==> flow/design.v <==
module hs_inf #(
    parameter WIDTH = 8,    
    parameter STAGE = 3     
)(
    input                   clk     ,
    input                   rst_n   ,
    output                  o_ready ,
    input                   i_valid ,
    input  [WIDTH-1:0]      i_data  ,
    input                   i_ready ,
    output                  o_valid ,
    output [WIDTH-1:0]      o_data   
);
reg    [STAGE-1:0]            valid_r         ;
wire   [STAGE-1:0]            ready_wire      ;
reg    [WIDTH*STAGE-1:0]      data_r          ;    
reg                           valid_down_buff ;
reg    [WIDTH-1:0]            data_down_buff  ;
reg                           ready_up_buff   ;
reg                           valid_up_buff   ;
reg    [WIDTH-1:0]            data_up_buff    ;
wire                          buff_up_en      ;
wire                          valid_temp      ;
wire   [WIDTH-1:0]            data_temp       ;
always @(posedge clk) begin                 
    if (!rst_n)
        valid_down_buff <= 0;
    else if (ready_wire[STAGE-1])
        valid_down_buff <= valid_r[STAGE-1];  
end
assign o_valid = valid_down_buff;
always @(posedge clk) begin
    if (ready_wire[STAGE-1] && valid_r[STAGE-1])
        data_down_buff <= data_r[STAGE*WIDTH-1-:WIDTH];
end
assign o_data = data_down_buff;
assign buff_up_en = i_valid & ready_up_buff & (~ready_wire[0]);      
always @(posedge clk) begin
    if (!rst_n)
        valid_up_buff <= 0;
    else
        valid_up_buff <= valid_up_buff ? ~ready_wire[0] : buff_up_en;  
end
always @(posedge clk) begin
    if (!rst_n)
         ready_up_buff <= 0;
    else
         ready_up_buff <= ready_wire[0] || (~valid_up_buff && ~buff_up_en);  
end
assign o_ready = ready_up_buff;
always @(posedge clk) begin
    if (buff_up_en)
        data_up_buff <= i_data;
end
assign valid_temp = ready_up_buff ? i_valid : valid_up_buff;
assign data_temp = ready_up_buff ? i_data : data_up_buff;
assign ready_wire[STAGE-1] = i_ready || ~o_valid; 
always @(posedge clk) begin
    if (!rst_n)
        valid_r[0] <= 0;
    else if (ready_wire[0])
        valid_r[0] <= valid_temp;
end
always @(posedge clk) begin                         
    if (ready_wire[0] & valid_temp)
        data_r[WIDTH-1:0] <= data_temp;    
end
generate
    genvar i;
        for (i=0; i<STAGE-1; i=i+1) begin: READY_LOOP
            assign ready_wire[i] = ready_wire[i+1] || ~valid_r[i+1];
        end
endgenerate
generate
    genvar j;
        for (j=1; j<STAGE; j=j+1) begin: VALID_LOOP
            always @(posedge clk) begin
                if (!rst_n)
                    valid_r[j] <= 0;
                else if (ready_wire[j-1])
                    valid_r[j] <= valid_r[j-1];   
            end
        end  
endgenerate
generate
    genvar n;
        for (n=1; n<STAGE; n=n+1) begin: DATA_LOOP
            always @(posedge clk) begin
                if (ready_wire[n-1] & valid_r[n-1])
                    data_r[(n+1)*WIDTH-1-:WIDTH] <= data_r[n*WIDTH-1-:WIDTH];
            end
        end
endgenerate
endmodule
### Step by step through the tools: hs_inf

Tool output for the design above, in the order of the flow.
Lines are those of the file above, counted from 1.
Operators carry their Yosys type and port widths (W data, S select, Z words).
Cell names lack the library's common part.
Not given: -

| inputs | value |
|---|---|
| top module | hs_inf |
| clock input | clk |
| standard-cell library | sky130hd |
| timing corner | tt_025C_1v80 |

### Elaborated design

Counts by Yosys on the flattened word-level netlist (proc, flatten, opt, wreduce; memories kept). Register bits leave out memories and registers merged into their read ports (data or address); mux counts leave out enables and synchronous resets folded into registers. Print and check cells are left out. Cells with the same type and inputs are merged into one.

| operators by class | value |
|---|---|
| bitwise operators | 11 |
| reduce/logical cells | 6 |
| multiplexer cells | 3 |

Operator list:

| operator | number |
|---|---|
| $mux W8 | 1 |
| $not A1 Y1 | 6 |
| $and A1 B1 Y1 | 5 |
| $logic_or A1 B1 Y1 | 4 |
| $logic_and A1 B1 Y1 | 2 |
| $mux W1 | 2 |

| bit counts | value |
|---|---|
| input bits | 12 |
| register bits after elaboration | 46 |
| output and inout bits | 10 |

### Logic depth

Yosys ltp: most cells in a row. Word level: on the elaborated netlist, between registers, memories and ports. Mapped: between sequential cells and ports; inverters and the memories' decode and read muxes count.

| logic depth | value |
|---|---|
| word-level depth | 9 |
| ABC_AREA | 0 |
| gate-level depth with buffers | 4 |
| gate-level depth less buffers | 3 |

### After synthesis

The flow's flattened synthesis, as Yosys stat reports it; memories are mapped. The netlist is that of the ABC_AREA named above (0 if unset); the other value can give another one.
Totals and module areas in this step are rounded.

| mapped netlist | value |
|---|---|
| mapped cells | 74 |
| area of sequential cells | 1320 sq um |
| synthesis area | 1550 sq um |
| flip-flops | 46 |

Cells by type:

| type | number |
|---|---|
| edfxtp_1 | 40 |
| dfxtp_1 | 6 |
| mux2_2 | 8 |
| o21a_1 | 2 |
| nor2b_4 | 1 |
| nor2b_1 | 2 |
| a21oi_1 | 2 |
| mux2i_1 | 1 |
| o211a_1 | 1 |
| and2b_2 | 1 |
| nand4b_1 | 1 |
| a21boi_0 | 1 |
| and2_2 | 1 |
| and3_2 | 1 |
| buf_4 | 1 |
| nor2_1 | 2 |
| and2_1 | 1 |
| and3_1 | 1 |
| nand2_1 | 1 |

### Worst setup path after synthesis

OpenSTA on the mapped netlist: ideal clock, no wires. The path of least setup slack (recovery checks aside). Input and output delay are each 20% of the period. Register names are those of the netlist, which keeps one name where synthesis merged equal registers.

| timing path after synthesis | value |
|---|---|
| path kind | flip-flop to flip-flop |
| start | reg valid_down_buff |
| end | reg data_r[16] |
| library setup time | 385 ps |
| setup slack | 41 ps |
| delay of the path | 1519 ps |
| driving pins on the path | 3 |
| time at the first pin | 0 ps |
| data required time | 1175 ps |
| arrival time | 1134 ps |
| period | 1560 ps |
| synthesis period reached | 1519 ps |

"delay of the path" is the arrival time less input delay plus setup time.
"driving pins on the path": output pins that drive a net of the path, with the launching flip-flop's if there is one; two outputs of one cell count as two.
"synthesis period reached" is the clock period less the worst setup slack; recovery checks do not enter. This is arithmetic on one report: input and output delays are still those of the set period (20% each).
Between the ends stands the longest chain of elaborated cells between them, by number of cells; it is not shown to be the way that was timed. Of several equally long chains one is given.
A line is the first line of the expression or statement that the cell stems from. Yosys adds cells for indexed reads and writes and turns some case tables into memories.

| between the ends, after synthesis | value |
|---|---|
| cell sequence | dfxtp_1 -> nor2b_4 -> a21boi_0 |
| cells in the longest elaborated chain | 4 |
| elaborated cells on any way between the ends | 4 |
| RTL lines with such cells | 3 |

Ends and longest elaborated chain, after synthesis:

| element | RTL line | text |
|---|---|---|
| start, declared | 17 | `reg                           valid_down_buff ;` |
| start, assigned | 27 | `valid_down_buff <= 0;` |
| start, assigned | 29 | `valid_down_buff <= valid_r[STAGE-1];` |
| $not A1 Y1 | 57 | `assign ready_wire[STAGE-1] = i_ready \|\| ~o_valid;` |
| $logic_or A1 B1 Y1 | 57 |  |
| $logic_or A1 B1 Y1 | 71 | `assign ready_wire[i] = ready_wire[i+1] \|\| ~valid_r[i+1];` |
| $and A1 B1 Y1 | 89 | `if (ready_wire[n-1] & valid_r[n-1])` |
| end, assigned | 90 | `data_r[(n+1)*WIDTH-1-:WIDTH] <= data_r[n*WIDTH-1-:WIDTH];` |
| end, declared | 16 | `reg    [WIDTH*STAGE-1:0]      data_r          ;` |

### Worst path after layout

From the final timing report of flow run 1: the path of least setup slack in the routed layout; clock arrival at registers is part of the times.
The path's times are printed in steps of 10 ps; the period is the one set.

| timing path post-layout | value |
|---|---|
| path kind | flip-flop to flip-flop |
| start | reg valid_down_buff |
| end | reg data_up_buff[7] |
| setup slack | -190 ps |
| time at the first pin | 280 ps |
| driving pins on the path | 4 |
| period | 1060 ps |
| data required time | 1050 ps |
| library setup time | 290 ps |
| arrival time | 1240 ps |

Between the ends stands the longest chain of elaborated cells between them, by number of cells; it is not shown to be the way that was timed. Of several equally long chains one is given.

| between the ends, post-layout | value |
|---|---|
| cell sequence | dfxtp_2 -> nor2b_4 -> and3_4 -> and3_4 |
| cells in the longest elaborated chain | 6 |
| elaborated cells on any way between the ends | 6 |

Ends and longest elaborated chain, post-layout:

| element | RTL line | text |
|---|---|---|
| start, declared | 17 | `reg                           valid_down_buff ;` |
| start, assigned | 27 | `valid_down_buff <= 0;` |
| start, assigned | 29 | `valid_down_buff <= valid_r[STAGE-1];` |
| $not A1 Y1 | 57 | `assign ready_wire[STAGE-1] = i_ready \|\| ~o_valid;` |
| $logic_or A1 B1 Y1 | 57 |  |
| $logic_or A1 B1 Y1 (2 in a row) | 71 | `assign ready_wire[i] = ready_wire[i+1] \|\| ~valid_r[i+1];` |
| $not A1 Y1 | 37 | `assign buff_up_en = i_valid & ready_up_buff & (~ready_wire[0]);` |
| $and A1 B1 Y1 | 37 |  |
| end, assigned | 53 | `data_up_buff <= i_data;` |
| end, declared | 21 | `reg    [WIDTH-1:0]            data_up_buff    ;` |

Record of 2 stored runs of the RTL-to-layout flow on hs_inf, platform sky130hd. The runs are unordered. Constraints: input delay and output delay 20% of the set period each, output load 0.01 pF.
"period reached": clock period set for the run, less the worst setup slack. It is reckoned from that one timing run; input and output delays stay at 20% of the period that was set.
By "worst setup path time" is meant the share of the clock period that the worst setup path is allowed (20% is reserved at inputs, 20% at outputs), minus its slack. Clock arrival times at its registers enter into it.
By "power" is meant OpenSTA's value without simulated activity: inputs other than the clock are taken to toggle once in ten clock periods, and the tool carries that through the logic.
"worst setup path time" is given in steps of 10 ps.
Values from the reports are rounded here.
A setting shown as -- is not set for that run.

| stored run | period_ns | CORE_UTILIZATION | CORE_ASPECT_RATIO | CELL_PAD_IN_SITES_GLOBAL_PLACEMENT | CELL_PAD_IN_SITES_DETAIL_PLACEMENT | ABC_AREA | CTS_CLUSTER_DIAMETER | CAP_MARGIN | MAX_ROUTING_LAYER | CORE_MARGIN | SLEW_MARGIN | power (mW) | worst setup path time (ps) | kind of the worst setup path | smallest setup slack (ps) | utilization after layout (%) | chip area after synthesis (Yosys) (sq um) | period reached (ps) | total negative slack on setup checks (ps) | die area (sq um) | worst-case hold slack (ps) | standard-cell area after layout (sq um) |
|---|---|---|---|---|---|---|---|---|---|---|---|---|---|---|---|---|---|---|---|---|---|---|
| flow run 1 | 1.06 | 15 | 0.54 | 1 | 0 | 0 | 24 | 40 | met5 | 2 | 20 | 3.87 | 1250 | flip-flop to flip-flop | -188 | 22.3 | 1550 | 1248 | -4020 | 11200 | 418 | 2260 |
| flow run 2 | 1.7 | 52 | -- | -- | -- | -- | -- | 20 | -- | 2 | 20 | 1.94 | 1250 | flip-flop to output port | 112 | 68.6 | 1550 | 1588 | 0 | 3440 | 428 | 1920 |
